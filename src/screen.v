==> flow/design.v <==
module VGAMod
(
    input                   CLK,         
    input                   nRST,        
    input                   PixelClk,    
    output                  LCD_DE,      
    output                  LCD_HSYNC,   
    output                  LCD_VSYNC,   
    output          [4:0]   LCD_B,      
    output          [5:0]   LCD_G,      
    output          [4:0]   LCD_R       
);
    parameter       H_Pixel_Valid    = 16'd480;     
    parameter       H_FrontPorch     = 16'd50;      
    parameter       H_BackPorch      = 16'd30;      
    parameter       PixelForHS       = H_Pixel_Valid + H_FrontPorch + H_BackPorch;
    parameter       V_Pixel_Valid    = 16'd272;     
    parameter       V_FrontPorch     = 16'd20;      
    parameter       V_BackPorch      = 16'd5;       
    parameter       PixelForVS       = V_Pixel_Valid + V_FrontPorch + V_BackPorch;
    reg         [15:0]  H_PixelCount;     
    reg         [15:0]  V_PixelCount;     
    always @(posedge PixelClk or negedge nRST) begin
        if (!nRST) begin
            V_PixelCount      <=  16'b0;    
            H_PixelCount      <=  16'b0;
        end
        else if (H_PixelCount == PixelForHS) begin
            V_PixelCount      <=  V_PixelCount + 1'b1;
            H_PixelCount      <=  16'b0;
        end
        else if (V_PixelCount == PixelForVS) begin
            V_PixelCount      <=  16'b0;
            H_PixelCount      <=  16'b0;
        end
        else begin
            V_PixelCount      <=  V_PixelCount;
            H_PixelCount      <=  H_PixelCount + 1'b1;
        end
    end
    assign  LCD_HSYNC = H_PixelCount <= (PixelForHS-H_FrontPorch) ? 1'b0 : 1'b1;
    assign  LCD_VSYNC = V_PixelCount <= (PixelForVS-0) ? 1'b0 : 1'b1;
    assign  LCD_DE = (H_PixelCount >= H_BackPorch) && 
                     (H_PixelCount <= H_Pixel_Valid + H_BackPorch) &&
                     (V_PixelCount >= V_BackPorch) && 
                     (V_PixelCount <= V_Pixel_Valid + V_BackPorch);
    localparam    Colorbar_width = H_Pixel_Valid / 16;     
    wire          display_active = LCD_DE;                  
    wire [15:0]   active_pixel = H_PixelCount - H_BackPorch;   
    assign {LCD_R, LCD_G, LCD_B} = (!display_active) ? 16'b0 :
        (active_pixel < Colorbar_width * 2)  ? {5'h1F, 6'h00, 5'h00} :  
        (active_pixel < Colorbar_width * 4)  ? {5'h00, 6'h3F, 5'h00} :  
        (active_pixel < Colorbar_width * 6)  ? {5'h00, 6'h00, 5'h1F} :  
        (active_pixel < Colorbar_width * 8)  ? {5'h1F, 6'h3F, 5'h00} :  
        (active_pixel < Colorbar_width * 10) ? {5'h1F, 6'h00, 5'h1F} :  
        (active_pixel < Colorbar_width * 12) ? {5'h00, 6'h3F, 5'h1F} :  
        (active_pixel < Colorbar_width * 14) ? {5'h1F, 6'h3F, 5'h1F} :  
                                              {5'h10, 6'h20, 5'h10};     
endmodule
=== Step by step through the tools: VGAMod ===
The steps from the RTL of VGAMod to its reports follow in flow order.
Lines are those of the file above, counted from 1.
Operators: Yosys type, input widths -> output width; for muxes data width and select width s.
The mark n/a stands for no value.

* Top: VGAMod
* Clock: PixelClk
* Library: sky130hd
* Library corner: tt_025C_1v80

=== Word level ===
Counts by Yosys on the flattened word-level netlist (proc, flatten, opt, wreduce; memories kept). Register bits leave out memories and registers merged into their read ports (data or address). Print and check cells are left out. Cells with the same type and inputs are merged into one.

* Memories kept: 0
* Bits in read-only memories: 0
* Input bits: 3
* Clocked read ports x word width: 0
* Bits in writable memories: 0
* Output and inout bits: 19
* Latch bits: 0
* Word-level cells: 37
* Register bits after elaboration: 32

* Order comparisons: 12
* Shifts and indexed selects: 0
* Div/mod/pow operators: 0
* Multiplexer cells: 14
* Bitwise gates (word level): 0
* Reduce/logical cells: 4
* Add/subtract/negate cells: 3
* Equal/unequal tests: 2
* Multiply operators: 0

{| class="wikitable"
|+ Operators by type and width
! operator !! count
|-
| $mux 16 || 11
|-
| $le 16x9->1 const B || 3
|-
| $lt 16x9->1 const B || 3
|-
| $add 16x1->16 const B || 2
|-
| $lt 16x8->1 const B || 2
|-
| $eq 16x10->1 const B || 1
|-
| $ge 16x3->1 const B || 1
|-
| $sub 16x5->16 const B || 1
|-
| $ge 16x5->1 const B || 1
|-
| $lt 16x6->1 const B || 1
|-
| $lt 16x7->1 const B || 1
|-
| $eq 16x9->1 const B || 1
|-
| $mux 15 || 1
|-
| $logic_and 1x1->1 || 3
|-
| $reduce_bool 2->1 || 1
|-
| $mux 1 || 2
|}

=== Depth ===
Longest topological path by Yosys (ltp), each cell counted once; first at word level (registers and memories cut), then after technology mapping (sequential cells cut; the memories' decode and read muxes count).

* Depth after elaboration: 10
* ABC_AREA: 0
* Gate-level depth with buffers: 10
* Depth with buffers taken out: 8

=== Mapped cells and area ===
Source: synth_stat.txt of the flow (Yosys; design flattened, memories mapped). It holds for the ABC_AREA given above (unset counts as 0); a run with the other value may have another netlist.

* Flip-flops: 32
* Sequential part of the area: 800.8 µm²
* Buffers: 24
* Chip area (Yosys): 2483.6 µm²
* Cells in the netlist: 285

{| class="wikitable"
|+ Cells by type
! type !! count !! area in all (µm²)
|-
| sky130_fd_sc_hd__dfrtp_1 || 32 || 800.768
|-
| sky130_fd_sc_hd__xnor2_1 || 19 || 166.41
|-
| sky130_fd_sc_hd__nor2_1 || 32 || 120.115
|-
| sky130_fd_sc_hd__nand2_1 || 28 || 105.101
|-
| sky130_fd_sc_hd__xor2_1 || 12 || 105.101
|-
| sky130_fd_sc_hd__ha_1 || 7 || 87.584
|-
| sky130_fd_sc_hd__buf_4 || 11 || 82.579
|-
| sky130_fd_sc_hd__nand3_1 || 12 || 60.058
|-
| sky130_fd_sc_hd__a21oi_1 || 9 || 45.043
|-
| sky130_fd_sc_hd__o21ai_0 || 9 || 45.043
|-
| sky130_fd_sc_hd__o31ai_1 || 6 || 45.043
|-
| sky130_fd_sc_hd__and3_1 || 7 || 43.792
|-
| sky130_fd_sc_hd__nand4_1 || 7 || 43.792
|-
| sky130_fd_sc_hd__buf_2 || 8 || 40.038
|-
| sky130_fd_sc_hd__nor3b_1 || 5 || 37.536
|-
| sky130_fd_sc_hd__and4_1 || 4 || 35.034
|-
| sky130_fd_sc_hd__nor3_1 || 7 || 35.034
|-
| sky130_fd_sc_hd__inv_1 || 9 || 33.782
|}

Not listed: further types 42, cells in them 61.

=== Worst setup path after synthesis ===
Path of least setup slack by OpenSTA after synthesis, without wires, with an ideal clock, recovery checks aside; 20% of the period is set as input and as output delay. Where synthesis merged equal registers, the netlist keeps one of their names.

* Kind: register to output
* From: register H_PixelCount[1]
* To: output LCD_R[1]
* Buffers on the path: 1
* Period: 4.06 ns
* Arrival: 2.438 ns
* Driving pins on the path: 9
* Output delay: 0.812 ns
* Required time: 3.248 ns
* Slack: 0.810 ns
* Launch time at the first pin: 0.000 ns
* Delay of the path: 2.438 ns
* Synthesis period reached: 3.25 ns

"delay of the path" = arrival - input delay + setup time.
A path that ends at an output port has no setup time.
"driving pins on the path": output pins that drive a net of the path, with the launching flip-flop's if there is one; two outputs of one cell count as two.
"synthesis period reached" = period - worst setup slack (recovery checks aside). The figure is calculated, with input and output delays left at 20% of the set period.
Between the ends stands the longest chain of elaborated cells between them, by number of cells; it is not shown to be the way that was timed. Of several equally long chains one is given.
A line is the first line of the expression or statement that the cell stems from. Yosys adds cells for indexed reads and writes and turns some case tables into memories.
A register here has more assigning lines than the two given.

* Cells stage by stage: sky130_fd_sc_hd__dfrtp_1 sky130_fd_sc_hd__ha_1 sky130_fd_sc_hd__a311oi_2 sky130_fd_sc_hd__xnor2_1 sky130_fd_sc_hd__a31oi_1 sky130_fd_sc_hd__a32oi_1 sky130_fd_sc_hd__a21oi_1 sky130_fd_sc_hd__nor3_1 sky130_fd_sc_hd__buf_4
* Length of the longest elaborated chain: 10
* Elaborated cells between the ends (all ways): 21
* Classes of those cells: add/sub: 1; compare: 9; mux: 8; reduce/logical: 3

{| class="wikitable"
|+ RTL lines, path post-synthesis
! what !! RTL line !! source
|-
| from (decl) || 21 || <nowiki>reg         [15:0]  H_PixelCount;</nowiki>
|-
| from (assign) || 26 || <nowiki>H_PixelCount      <=  16'b0;</nowiki>
|-
| from (assign) || 38 || <nowiki>H_PixelCount      <=  H_PixelCount + 1'b1;</nowiki>
|-
| $sub 16x5->16 || 49 || <nowiki>wire [15:0]   active_pixel = H_PixelCount - H_BackPorch;</nowiki>
|-
| $lt 16x9->1 || 57 || <nowiki>(active_pixel < Colorbar_width * 14) ? {5'h1F, 6'h3F, 5'h1F} :</nowiki>
|-
| $mux 15 || 57 ||
|-
| $mux 16 || 56 || <nowiki>(active_pixel < Colorbar_width * 12) ? {5'h00, 6'h3F, 5'h1F} :</nowiki>
|-
| $mux 16 || 55 || <nowiki>(active_pixel < Colorbar_width * 10) ? {5'h1F, 6'h00, 5'h1F} :</nowiki>
|-
| $mux 16 || 54 || <nowiki>(active_pixel < Colorbar_width * 8)  ? {5'h1F, 6'h3F, 5'h00} :</nowiki>
|-
| $mux 16 || 53 || <nowiki>(active_pixel < Colorbar_width * 6)  ? {5'h00, 6'h00, 5'h1F} :</nowiki>
|-
| $mux 16 || 52 || <nowiki>(active_pixel < Colorbar_width * 4)  ? {5'h00, 6'h3F, 5'h00} :</nowiki>
|-
| $mux 16 || 51 || <nowiki>(active_pixel < Colorbar_width * 2)  ? {5'h1F, 6'h00, 5'h00} :</nowiki>
|-
| $mux 16 || 50 || <nowiki>assign {LCD_R, LCD_G, LCD_B} = (!display_active) ? 16'b0 :</nowiki>
|-
| to (decl) || 11 || <nowiki>output          [4:0]   LCD_R</nowiki>
|}

Nets of the timed path that keep an RTL name, with a line that drives or declares them; the list need not be complete.

{| class="wikitable"
|+ Named nets, post-synthesis
! signal !! RTL line
|-
| LCD_R[0] || 50
|}

=== Worst path after layout ===
From the final timing report of entry A: the path of least setup slack in the routed layout; clock arrival at registers is part of the times.

* Kind: register to output
* From: register V_PixelCount[9]
* To: output LCD_G[3]
* Launch time at the first pin: 0.28 ns
* Slack: -0.03 ns
* Arrival: 2.48 ns
* Output delay: 0.61 ns
* Driving pins on the path: 9
* Required time: 2.45 ns
* Buffers on the path: 2
* Period: 3.06 ns

Between the ends stands the longest chain of elaborated cells between them, by number of cells; it is not shown to be the way that was timed. Of several equally long chains one is given.
A register here has more assigning lines than the two given.

* Cells stage by stage: sky130_fd_sc_hd__dfrtp_1 sky130_fd_sc_hd__or4_4 sky130_fd_sc_hd__nor4_4 sky130_fd_sc_hd__nand4_1 sky130_fd_sc_hd__nor3_4 sky130_fd_sc_hd__buf_6 sky130_fd_sc_hd__o211ai_4 sky130_fd_sc_hd__a211oi_4 sky130_fd_sc_hd__buf_2
* Length of the longest elaborated chain: 4
* Elaborated cells between the ends (all ways): 5
* Source lines of those cells: 4
* Classes of those cells: compare: 2; mux: 1; reduce/logical: 2

{| class="wikitable"
|+ RTL lines, path post-layout
! what !! RTL line !! source
|-
| from (decl) || 22 || <nowiki>reg         [15:0]  V_PixelCount;</nowiki>
|-
| from (assign) || 29 || <nowiki>V_PixelCount      <=  V_PixelCount + 1'b1;</nowiki>
|-
| from (assign) || 37 || <nowiki>V_PixelCount      <=  V_PixelCount;</nowiki>
|-
| $ge 16x3->1 || 45 || <nowiki>(V_PixelCount >= V_BackPorch) &&</nowiki>
|-
| $logic_and 1x1->1 x2 || 43 || <nowiki>assign  LCD_DE = (H_PixelCount >= H_BackPorch) &&</nowiki>
|-
| $mux 16 || 50 || <nowiki>assign {LCD_R, LCD_G, LCD_B} = (!display_active) ? 16'b0 :</nowiki>
|-
| to (decl) || 10 || <nowiki>output          [5:0]   LCD_G,</nowiki>
|}

Wiki page: VGAMod / flow data

Stored flow runs of VGAMod (2 of them; Yosys, OpenROAD, sky130hd). They differ in their settings and are not a sequence. Constraints: input delay and output delay 20% of the set period each, output load 0.01 pF.
"period reached" means the clock period less the worst setup slack. The figure is calculated, with input and output delays left at 20% of the set period.
"allowed time less slack (worst setup path)" = time allowed to the worst setup path (clock period - input delay - output delay, where it has them) - its slack; a late launch clock adds to it, a late capture clock takes from it.
"total design power" rests on the timing tool's default activity at the inputs, not on a simulated workload.

=== Entry A ===
{| class="wikitable"
! Setting !! Value
|-
| period_ns || 3.06
|-
| CORE_UTILIZATION || 25
|-
| CAP_MARGIN || 20
|-
| CORE_MARGIN || 2
|-
| SLEW_MARGIN || 20
|-
! Result !! Value
|-
| Mapped cell area after synthesis || 2483.6 µm²
|-
| Std-cell area (final layout) || 3527.1 µm²
|-
| Post-route worst hold slack || 0.531 ns
|-
| Worst setup slack after layout || -0.028 ns
|-
| Utilization in the final report || 0.363
|-
| Die outline area || 10747.5 µm²
|-
| Total design power || 0.8769 mW
|-
| Period reached || 3.088 ns
|-
| Total negative slack || -0.163 ns
|-
| Allowed time less slack (worst setup path) || 2.48 ns
|-
| Class of the worst setup path || register to output
|}

=== Entry B ===
{| class="wikitable"
! Setting !! Value
|-
| period_ns || 3.32
|-
| CORE_UTILIZATION || 31
|-
| SETUP_SLACK_MARGIN || -0.29
|-
| PLACE_DENSITY_LB_ADDON || 0.2
|-
| HOLD_SLACK_MARGIN || 0.14
|-
| CORE_MARGIN || 3
|-
| CELL_PAD_IN_SITES_GLOBAL_PLACEMENT || 3
|-
| TNS_END_PERCENT || 40
|-
| GPL_TIMING_DRIVEN || 1
|-
| CTS_CLUSTER_DIAMETER || 329
|-
| CAP_MARGIN || 5
|-
| MIN_ROUTING_LAYER || met1
|-
| MAX_ROUTING_LAYER || met5
|-
| SLEW_MARGIN || 20
|-
! Result !! Value
|-
| Mapped cell area after synthesis || 2483.6 µm²
|-
| Std-cell area (final layout) || 3210.6 µm²
|-
| Post-route worst hold slack || 0.489 ns
|-
| Worst setup slack after layout || -0.158 ns
|-
| Utilization in the final report || 0.413
|-
| Die outline area || 9122.2 µm²
|-
| Total design power || 0.7244 mW
|-
| Period reached || 3.478 ns
|-
| Total negative slack || -0.699 ns
|-
| Allowed time less slack (worst setup path) || 2.81 ns
|-
| Class of the worst setup path || register to output
|}
